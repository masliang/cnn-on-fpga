==> flow/design.v <==
`timescale 1ns / 1ps
module maxpool
#(
	parameter			bits				=		8	,
	parameter 			pool_size		=		4	,
	parameter			pool_size_2		=		3	
	)
	(
	input 																clk_in		,
	input 																rst_n			,
	input 	unsigned		[bits-1:0]								data_in		,
	input 																start			,
	output 	reg			[bits-1:0]								data_out		,
	output	reg														ready
    );
reg 					[pool_size_2-1:0]					cnt			;
reg	unsigned		[bits-1:0]							data_temp	;
reg															flag			;
always@(posedge clk_in or negedge rst_n)
begin
	if(~rst_n)
	begin
		cnt							<=							0;
		data_temp					<=							0;
		ready							<=							1'b0;
		flag							<=							1'b0;
	end
	else
	begin
		if(start||flag)
		begin
			if(cnt < pool_size-1)
			begin
				ready										<=								1'b0;
				flag										<=								1'b1;
				cnt										<=								cnt	+	1'b1;
				if(data_temp	<	data_in)
					data_temp							<=								data_in;
			end
			else
			begin
				flag										<=								1'b0;
				cnt										<=								1'b0;
				if(data_temp	<	data_in)
					data_out								<=								data_in;
				else
					data_out								<=								data_temp;
				data_temp								<=								0;
				ready										<=								1'b1;
			end
		end
	end
end
endmodule
Step by step through the tools: maxpool
What the tools print for maxpool, step after step. Line numbers count from 1 in the design file above. Library cell names are shortened. Not given: --

Top module: maxpool. Clock: clk_in. Standard-cell library: sky130hd. Corner: tt_025C_1v80.

After elaboration
Counts by Yosys on the flattened word-level netlist (proc, flatten, opt, wreduce; memories kept). Register bits leave out memories and registers merged into their read ports (data or address); mux counts leave out enables and synchronous resets folded into registers. Print and check cells are left out. Cells with the same type and inputs are merged into one.

For multiplexer cells the number is 5. The entry for shift operators reads 0. Under $mul stands 0. For $lt $le $gt $ge the number is 2. Bitwise operators: 1. Add/sub/neg operators: 1. Div/mod/pow operators: 0. The entry for reductions and logical operators reads 2. Under equal/unequal tests stands 0.

Operators with widths (count): two-way mux 8 bit (2); < comparator 8 bit (1); adder 3 x 1 -> 3 bit (second input constant) (1); < comparator 3 x 2 -> 1 bit (second input constant) (1); AND reduction 3 bit (1); two-way mux 3 bit (1); two-way mux 1 bit (2); logical OR 1 bit (1); inverter 1 bit (1).

The figure for clocked read ports x word width is 0. The figure for bits in read-only memories is 0. The figure for bits in writable memories is 0. For memory cells the number is 0. For bits in latches the number is 0. The figure for word-level cells is 16. The figure for flip-flop bits (word level) is 21. Output and inout port bits: 9.

Depth
Longest topological path by Yosys (ltp), each cell counted once; first at word level (registers and memories cut), then after technology mapping (sequential cells cut; the memories' decode and read muxes count).

Depth after elaboration: 3. Under ABC_AREA stands 0. The entry for gate-level depth with buffers reads 8. The entry for depth with buffers taken out reads 7.

Synthesis result
The flow's flattened synthesis, as Yosys stat reports it; memories are mapped. The netlist is that of the ABC_AREA named above (0 if unset); the other value can give another one. The area totals of this step are shown rounded.

The entry for flip-flops reads 21. For mapped area the number is 1030 sq um. Under mapped cells stands 87. Sequential part of the area: 566 sq um.

Cell types: dfrtp_1 (count 13, total area 325.312 sq um); edfxtp_1 (count 8, total area 240.23 sq um); ha_1 (count 8, total area 100.096 sq um); a22o_1 (count 10, total area 87.584 sq um); o21ai_0 (count 7, total area 35.034 sq um); nand2_1 (count 8, total area 30.029 sq um); a2111oi_4 (count 1, total area 27.526 sq um); inv_1 (count 7, total area 26.275 sq um); nor2_1 (count 5, total area 18.768 sq um); o21a_1 (count 2, total area 15.014 sq um); nor2b_1 (count 2, total area 12.512 sq um); o31ai_2 (count 1, total area 12.512 sq um); mux2_2 (count 1, total area 11.261 sq um); a21oi_1 (count 2, total area 10.01 sq um); nor3_1 (count 2, total area 10.01 sq um); a211o_1 (count 1, total area 8.758 sq um); o31a_1 (count 1, total area 8.758 sq um); a21o_1 (count 1, total area 7.507 sq um).

Not listed: further types 7, cells in them 7.

Path before layout
OpenSTA on the mapped netlist: ideal clock, no wires. The path of least setup slack (recovery checks aside). Input and output delay are each 20% of the period. Register names are those of the netlist, which keeps one name where synthesis merged equal registers.

Path kind: in2reg. Start: in data_in[5]. End: reg data_out[0]. Data required time: 2.700 ns. The entry for path buffers reads 0. Setup slack: 0.873 ns. The figure for external input delay is 0.592 ns. The figure for clock period is 2.96 ns. The entry for stages reads 5. The entry for arrival time reads 1.827 ns. The entry for delay of the path reads 1.495 ns. The entry for period reached after synthesis reads 2.087 ns.

"delay of the path" = arrival - input delay + setup time. "stages" counts driving pins, that of a launching flip-flop among them; a cell with two outputs on the path counts twice. "period reached after synthesis" = period - worst setup slack (recovery checks aside). The figure is calculated, with input and output delays left at 20% of the set period. The rows between start and end are the longest chain of elaborated cells between them; the timing report does not say that the signal goes this way. Where chains are equally long, one stands for them. A line is the first line of the expression or statement that the cell stems from. Yosys adds cells for indexed reads and writes and turns some case tables into memories.

Cell sequence: inv_1 -> ha_1 -> nand4_1 -> o31ai_2 -> mux2_2. The entry for cells in the longest elaborated chain reads 2. The figure for elaborated cells on any way between the ends is 2.

Ends and longest elaborated chain, post-synthesis: from (decl) (RTL line 11) `input unsigned [bits-1:0] data_in ,`; < comparator 8 bit (RTL line 44) `if(data_temp < data_in)`; two-way mux 8 bit (RTL line 44); to (assign) (RTL line 45) `data_out <= data_in;`; to (assign) (RTL line 47) `data_out <= data_temp;`; to (decl) (RTL line 13) `output reg [bits-1:0] data_out ,`.

==> results <==
Record of 2 stored runs of the RTL-to-layout flow on maxpool, platform sky130hd. The runs are unordered. Constraints: input delay and output delay 20% of the set period each, output load 0.01 pF.

Files of flow run 1:
==> flow/run.sh <==
#!/bin/bash
# the make line also repeats the synthesis and layout settings of config.mk as NAME=value (left out here)
make -C /OpenROAD-flow-scripts/flow DESIGN_CONFIG=/design/flow/config.mk WORK_HOME=/design/flow/orfs CLKGATE_MAP_FILE= finish
==> flow/config.mk <==
export PLATFORM = sky130hd
export DESIGN_NAME = maxpool
export DESIGN_NICKNAME = maxpool
export VERILOG_FILES = /design/flow/design.v
export SDC_FILE = /design/flow/constraint.sdc
export NUM_CORES = 4
export LEC_CHECK = 0
export CAP_MARGIN = 20
export CELL_PAD_IN_SITES_DETAIL_PLACEMENT = 1
export CELL_PAD_IN_SITES_GLOBAL_PLACEMENT = 3
export CORE_ASPECT_RATIO = 0.88
export CORE_MARGIN = 9
export CORE_UTILIZATION = 41
export GPL_TIMING_DRIVEN = 1
export MAX_ROUTING_LAYER = met4
export MIN_ROUTING_LAYER = met1
export PLACE_DENSITY_LB_ADDON = 0.01
export SETUP_SLACK_MARGIN = 0.31
export SLEW_MARGIN = 30
export TNS_END_PERCENT = 50
==> flow/constraint.sdc <==
create_clock -name core_clock -period 1.82 [get_ports {clk_in}]
set_input_delay 0.3640 -clock core_clock [delete_from_list [all_inputs] [get_ports {clk_in}]]
set_output_delay 0.3640 -clock core_clock [all_outputs]
set_load 0.01 [all_outputs]

Outcome of flow run 1: no final report: placement broke off with FLW-0024.

Files of flow run 2:
==> flow/run.sh <==
#!/bin/bash
# the make line also repeats the synthesis and layout settings of config.mk as NAME=value (left out here)
make -C /OpenROAD-flow-scripts/flow DESIGN_CONFIG=/design/flow/config.mk WORK_HOME=/design/flow/orfs CLKGATE_MAP_FILE= finish
==> flow/config.mk <==
export PLATFORM = sky130hd
export DESIGN_NAME = maxpool
export DESIGN_NICKNAME = maxpool
export VERILOG_FILES = /design/flow/design.v
export SDC_FILE = /design/flow/constraint.sdc
export NUM_CORES = 4
export LEC_CHECK = 0
export ABC_AREA = 1
export CAP_MARGIN = 20
export CELL_PAD_IN_SITES_DETAIL_PLACEMENT = 0
export CELL_PAD_IN_SITES_GLOBAL_PLACEMENT = 3
export CORE_ASPECT_RATIO = 1.7
export CORE_MARGIN = 2
export CORE_UTILIZATION = 43
export CTS_CLUSTER_DIAMETER = 398
export MAX_ROUTING_LAYER = met5
export MIN_ROUTING_LAYER = met1
export PLACE_DENSITY = 0.63
export SLEW_MARGIN = 20
==> flow/constraint.sdc <==
create_clock -name core_clock -period 2.19 [get_ports {clk_in}]
set_input_delay 0.4380 -clock core_clock [delete_from_list [all_inputs] [get_ports {clk_in}]]
set_output_delay 0.4380 -clock core_clock [all_outputs]
set_load 0.01 [all_outputs]

Outcome of flow run 2: no final report: placement broke off with GPL-0301.
