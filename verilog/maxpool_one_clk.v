==> flow/design.v <==
`timescale 1ns / 1ps
module maxpool_one_clk
	#(
	parameter			bits				=		16	,
	parameter			bits_shift		=		4	,
	parameter 			pool_size		=		4	,
	parameter			pool_size_2		=		3	,
	parameter			clk_num			=		2	
	)
	(
	input																	clk_in		,
	input																	rst_n			,
	input			[(pool_size<<bits_shift)-1:0]					data_in		,
	input 																start			,
	output		[bits-1:0]											data_out		,
	output		reg													ready		
    );
reg 					[pool_size_2-1:0]					cnt										;
wire	unsigned		[bits-1:0]							data_temp	[0:clk_num-1]			;
reg															flag										;
wire	unsigned		[bits-1:0]							data_in_reg		[0:pool_size-1]	;
genvar i,j ;
generate
	for (i = 0; i < pool_size; i = i + 1)
	begin
		assign	data_in_reg[i]						=				data_in[(i<<bits_shift)+bits-1:(i<<bits_shift)];
	end
	for (j = 0; j < clk_num; j = j + 1)
	begin
		assign	data_temp[j]						=				(data_in_reg[(j<<1)+1]<data_in_reg[j<<1])?data_in_reg[(j<<1)]:data_in_reg[(j<<1)+1];
	end
endgenerate
assign		data_out = (data_temp[0]< data_temp[1])?data_temp[1]:data_temp[0];
always@(posedge clk_in or negedge rst_n)
begin
	if(~rst_n)
	begin
		cnt							<=							0;
		ready							<=							1'b0;
		flag							<=							1'b0;
	end
	else
	begin
		if(start||flag)
		begin
			if(cnt < clk_num-1)
			begin
				ready										<=								1'b1;
				flag										<=								1'b1;
				cnt										<=								cnt	+	1'b1;
			end
			else
			begin
				flag										<=								1'b0;
				cnt										<=								1'b0;
				ready										<=								1'b0;
			end
		end
	end
end
endmodule
Tool chain data of maxpool_one_clk
What the tools print for maxpool_one_clk, step after step.
Lines are those of the file above, counted from 1.
Operators carry their Yosys type and port widths (W data, S select, Z words).
Cell names lack the library's common part.
A cell with n/a has no value.
- top module: maxpool_one_clk
- clock: clk_in
- standard-cell library: sky130hd
- corner: tt_025C_1v80

After elaboration
Counts by Yosys on the flattened word-level netlist (proc, flatten, opt, wreduce; memories kept). Register bits leave out memories and registers merged into their read ports (data or address); mux counts leave out enables and synchronous resets folded into registers. Print and check cells are left out. Cells with the same type and inputs are merged into one.
- input bits at 67
- output and inout port bits: 17
- register bits after elaboration at 4
- noted order comparisons: 4
- noted add/sub/neg operators: 1
- reduce/logical cells: 1
- muxes and demuxes: 5
- operators with widths (cell ; number):
    $lt A16 B16 Y1 ; 3
    $mux W16 ; 3
    $add A3 B1 Y3 const B ; 1
    $lt A3 B1 Y1 const B ; 1
    $mux W3 ; 1
    $logic_or A1 B1 Y1 ; 1
    $mux W1 ; 1

Depth
Longest topological path by Yosys (ltp), each cell counted once; first at word level (registers and memories cut), then after technology mapping (sequential cells cut; the memories' decode and read muxes count).
- noted depth in word-level cells: 4
- ABC_AREA: 0
- mapped depth at 19
- noted gate-level depth less buffers: 17

Netlist
Yosys stat after the flow's synthesis: flattened, memories mapped to cells. It holds for the ABC_AREA given above (unset counts as 0); a run with the other value may have another netlist.
- noted flip-flops: 4
- synthesis area at 0.002122 sq mm
- mapped cells: 303
- noted buffer cells: 14
- sequential part of the area at 0.0001001 sq mm
- cell types (type ; number):
    ha_1 ; 46
    o21ai_0 ; 39
    mux2i_1 ; 16
    a21oi_1 ; 28
    inv_1 ; 30
    nand2_1 ; 29
    dfrtp_1 ; 4
    nor4_1 ; 15
    o22ai_1 ; 15
    nor3_1 ; 17
    a21o_1 ; 8
    clkbuf_1 ; 11
    nor4_2 ; 3
    and4_1 ; 3
    a211oi_1 ; 3
    nor2_1 ; 6
    a22o_1 ; 2
    mux2_4 ; 1
Other cell types: 21; their cells: 27.

Path before layout
Source: OpenSTA report_checks on the synthesized netlist (no wires, ideal clock, input and output delay 20% of the period each), path of least setup slack; recovery checks are left aside. Register names are those of the netlist, which keeps one name where synthesis merged equal registers.
- path type: input port to output port
- start: input data_in[6]
- end: output data_out[10]
- noted period: 9.16 ns
- noted data arrival time: 5.557 ns
- required time at 7.328 ns
- external input delay: 1.832 ns
- noted slack: 1.771 ns
- launch time at the first pin at 1.832 ns
- noted buffers on the path: 2
- noted delay of the path: 3.725 ns
- stages: 16
- external output delay at 1.832 ns
- noted synthesis period reached: 7.389 ns
"delay of the path" = arrival - input delay + setup time.
At an output port there is no setup time.
"stages" counts driving pins, that of a launching flip-flop among them; a cell with two outputs on the path counts twice.
"synthesis period reached" is the clock period less the worst setup slack; recovery checks do not enter. This is arithmetic on one report: input and output delays are still those of the set period (20% each).
The rows between start and end are the longest chain of elaborated cells between them; the timing report does not say that the signal goes this way. Where chains are equally long, one stands for them.
Each line given opens the expression or statement behind the cell; cells for indexed reads and writes are added by Yosys, which also makes memories of some case tables.
- cells stage by stage: inv_1 -> ha_1 -> and4_1 -> a221o_1 -> o21ai_0 -> nand2_1 -> clkbuf_1 -> o21ai_0 -> ha_1 -> a21o_1 -> a21o_1 -> a21oi_1 -> a21boi_0 -> clkbuf_1 -> nor4_1 -> nor3_1
- noted cells in the longest elaborated chain: 4
- elaborated cells on any way between the ends: 4
- noted source lines of those cells: 2
- those cells by class: 2 x compare; 2 x mux
- ends and longest elaborated chain, post-synthesis (what ; RTL line ; text):
    from (decl) ; 13 ; input [(pool_size<<bits_shift)-1:0] data_in ,
    $lt A16 B16 Y1 ; 30 ; assign data_temp[j] = (data_in_reg[(j<<1)+1]<data_in_reg[j<<1])?data_in_reg[(j<<1)]:data_in_reg[(j<<1)+1];
    $mux W16 ; 30 ;
    $lt A16 B16 Y1 ; 33 ; assign data_out = (data_temp[0]< data_temp[1])?data_temp[1]:data_temp[0];
    $mux W16 ; 33 ;
    to (decl) ; 15 ; output [bits-1:0] data_out ,

Timing after layout
From the final timing report of run A: the path of least setup slack in the routed layout; clock arrival at registers is part of the times.
- path type: input port to output port
- start: input data_in[6]
- end: output data_out[6]
- launch time at the first pin at 2.38 ns
- noted buffers on the path: 3
- required time at 9.52 ns
- external output delay at 2.38 ns
- external input delay: 2.38 ns
- stages: 17
- noted data arrival time: 7.41 ns
- noted period: 11.9 ns
- noted slack: 2.11 ns
The rows between start and end are the longest chain of elaborated cells between them; the timing report does not say that the signal goes this way. Where chains are equally long, one stands for them.
- cells stage by stage: clkdlybuf4s50_1 -> inv_1 -> ha_1 -> and4_1 -> a221o_1 -> o21ai_0 -> nand2_1 -> o21ai_0 -> ha_1 -> a21o_1 -> a21o_1 -> a21oi_1 -> a21boi_1 -> buf_4 -> nor4_1 -> nor3_1 -> clkdlybuf4s50_1
- noted cells in the longest elaborated chain: 4
- elaborated cells on any way between the ends: 4
- noted source lines of those cells: 2
- those cells by class: 2 x compare; 2 x mux
- ends and longest elaborated chain, after layout (what ; RTL line ; text):
    from (decl) ; 13 ; input [(pool_size<<bits_shift)-1:0] data_in ,
    $lt A16 B16 Y1 ; 30 ; assign data_temp[j] = (data_in_reg[(j<<1)+1]<data_in_reg[j<<1])?data_in_reg[(j<<1)]:data_in_reg[(j<<1)+1];
    $mux W16 ; 30 ;
    $lt A16 B16 Y1 ; 33 ; assign data_out = (data_temp[0]< data_temp[1])?data_temp[1]:data_temp[0];
    $mux W16 ; 33 ;
    to (decl) ; 15 ; output [bits-1:0] data_out ,

Hand-over note for maxpool_one_clk

Measured data: module maxpool_one_clk, platform sky130hd, 2 stored runs of the flow under differing settings, order arbitrary. Input and output delays are each 20% of the period that was set; the output load is 0.01 pF.
By "achieved clock period" is meant the clock period of the run minus its worst setup slack. This is arithmetic on one report: input and output delays are still those of the set period (20% each).
"critical setup path time" means the part of the period allowed to the worst setup path (the constraints hold back 20% at inputs and 20% at outputs) less its slack; where the path has registers, the arrival times of their clocks count too.
"power consumption": no workload was simulated; the value follows from the tool's default switching activity.

Run A

==> flow/run.sh <==
#!/bin/bash
# the make line also repeats the synthesis and layout settings of config.mk as NAME=value (left out here)
make -C /OpenROAD-flow-scripts/flow DESIGN_CONFIG=/design/flow/config.mk WORK_HOME=/design/flow/orfs CLKGATE_MAP_FILE= finish
==> flow/config.mk <==
export PLATFORM = sky130hd
export DESIGN_NAME = maxpool_one_clk
export DESIGN_NICKNAME = maxpool_one_clk
export VERILOG_FILES = /design/flow/design.v
export SDC_FILE = /design/flow/constraint.sdc
export NUM_CORES = 4
export LEC_CHECK = 0
export CAP_MARGIN = 20
export CORE_MARGIN = 2
export CORE_UTILIZATION = 16
export CTS_CLUSTER_SIZE = 84
export MAX_ROUTING_LAYER = met4
export PLACE_DENSITY_LB_ADDON = 0.26
export SETUP_SLACK_MARGIN = -0.02
export SLEW_MARGIN = 30
==> flow/constraint.sdc <==
create_clock -name core_clock -period 11.9 [get_ports {clk_in}]
set_input_delay 2.3800 -clock core_clock [delete_from_list [all_inputs] [get_ports {clk_in}]]
set_output_delay 2.3800 -clock core_clock [all_outputs]
set_load 0.01 [all_outputs]

Measured in run A:
- worst hold slack at 0.499 ns
- area inside the die boundary: 0.0142003 sq mm
- critical setup path time at 5.03 ns
- class of the worst setup path: input port to output port
- noted the power consumption: 321.5 uW
- standard-cell area after routing: 0.0032268 sq mm
- summed negative setup slack: 0.000 ns
- lowest setup slack: 2.105 ns
- chip area in the Yosys report: 0.002122 sq mm
- achieved clock period at 9.795 ns
- utilization at 0.247

Run B

==> flow/run.sh <==
#!/bin/bash
# the make line also repeats the synthesis and layout settings of config.mk as NAME=value (left out here)
make -C /OpenROAD-flow-scripts/flow DESIGN_CONFIG=/design/flow/config.mk WORK_HOME=/design/flow/orfs CLKGATE_MAP_FILE= finish
==> flow/config.mk <==
export PLATFORM = sky130hd
export DESIGN_NAME = maxpool_one_clk
export DESIGN_NICKNAME = maxpool_one_clk
export VERILOG_FILES = /design/flow/design.v
export SDC_FILE = /design/flow/constraint.sdc
export NUM_CORES = 4
export LEC_CHECK = 0
export CAP_MARGIN = 20
export CORE_MARGIN = 2
export CORE_UTILIZATION = 66
export SLEW_MARGIN = 20
==> flow/constraint.sdc <==
create_clock -name core_clock -period 6.76 [get_ports {clk_in}]
set_input_delay 1.3520 -clock core_clock [delete_from_list [all_inputs] [get_ports {clk_in}]]
set_output_delay 1.3520 -clock core_clock [all_outputs]
set_load 0.01 [all_outputs]

Run B: unfinished; error GPL-0301 in placement.

End of note.
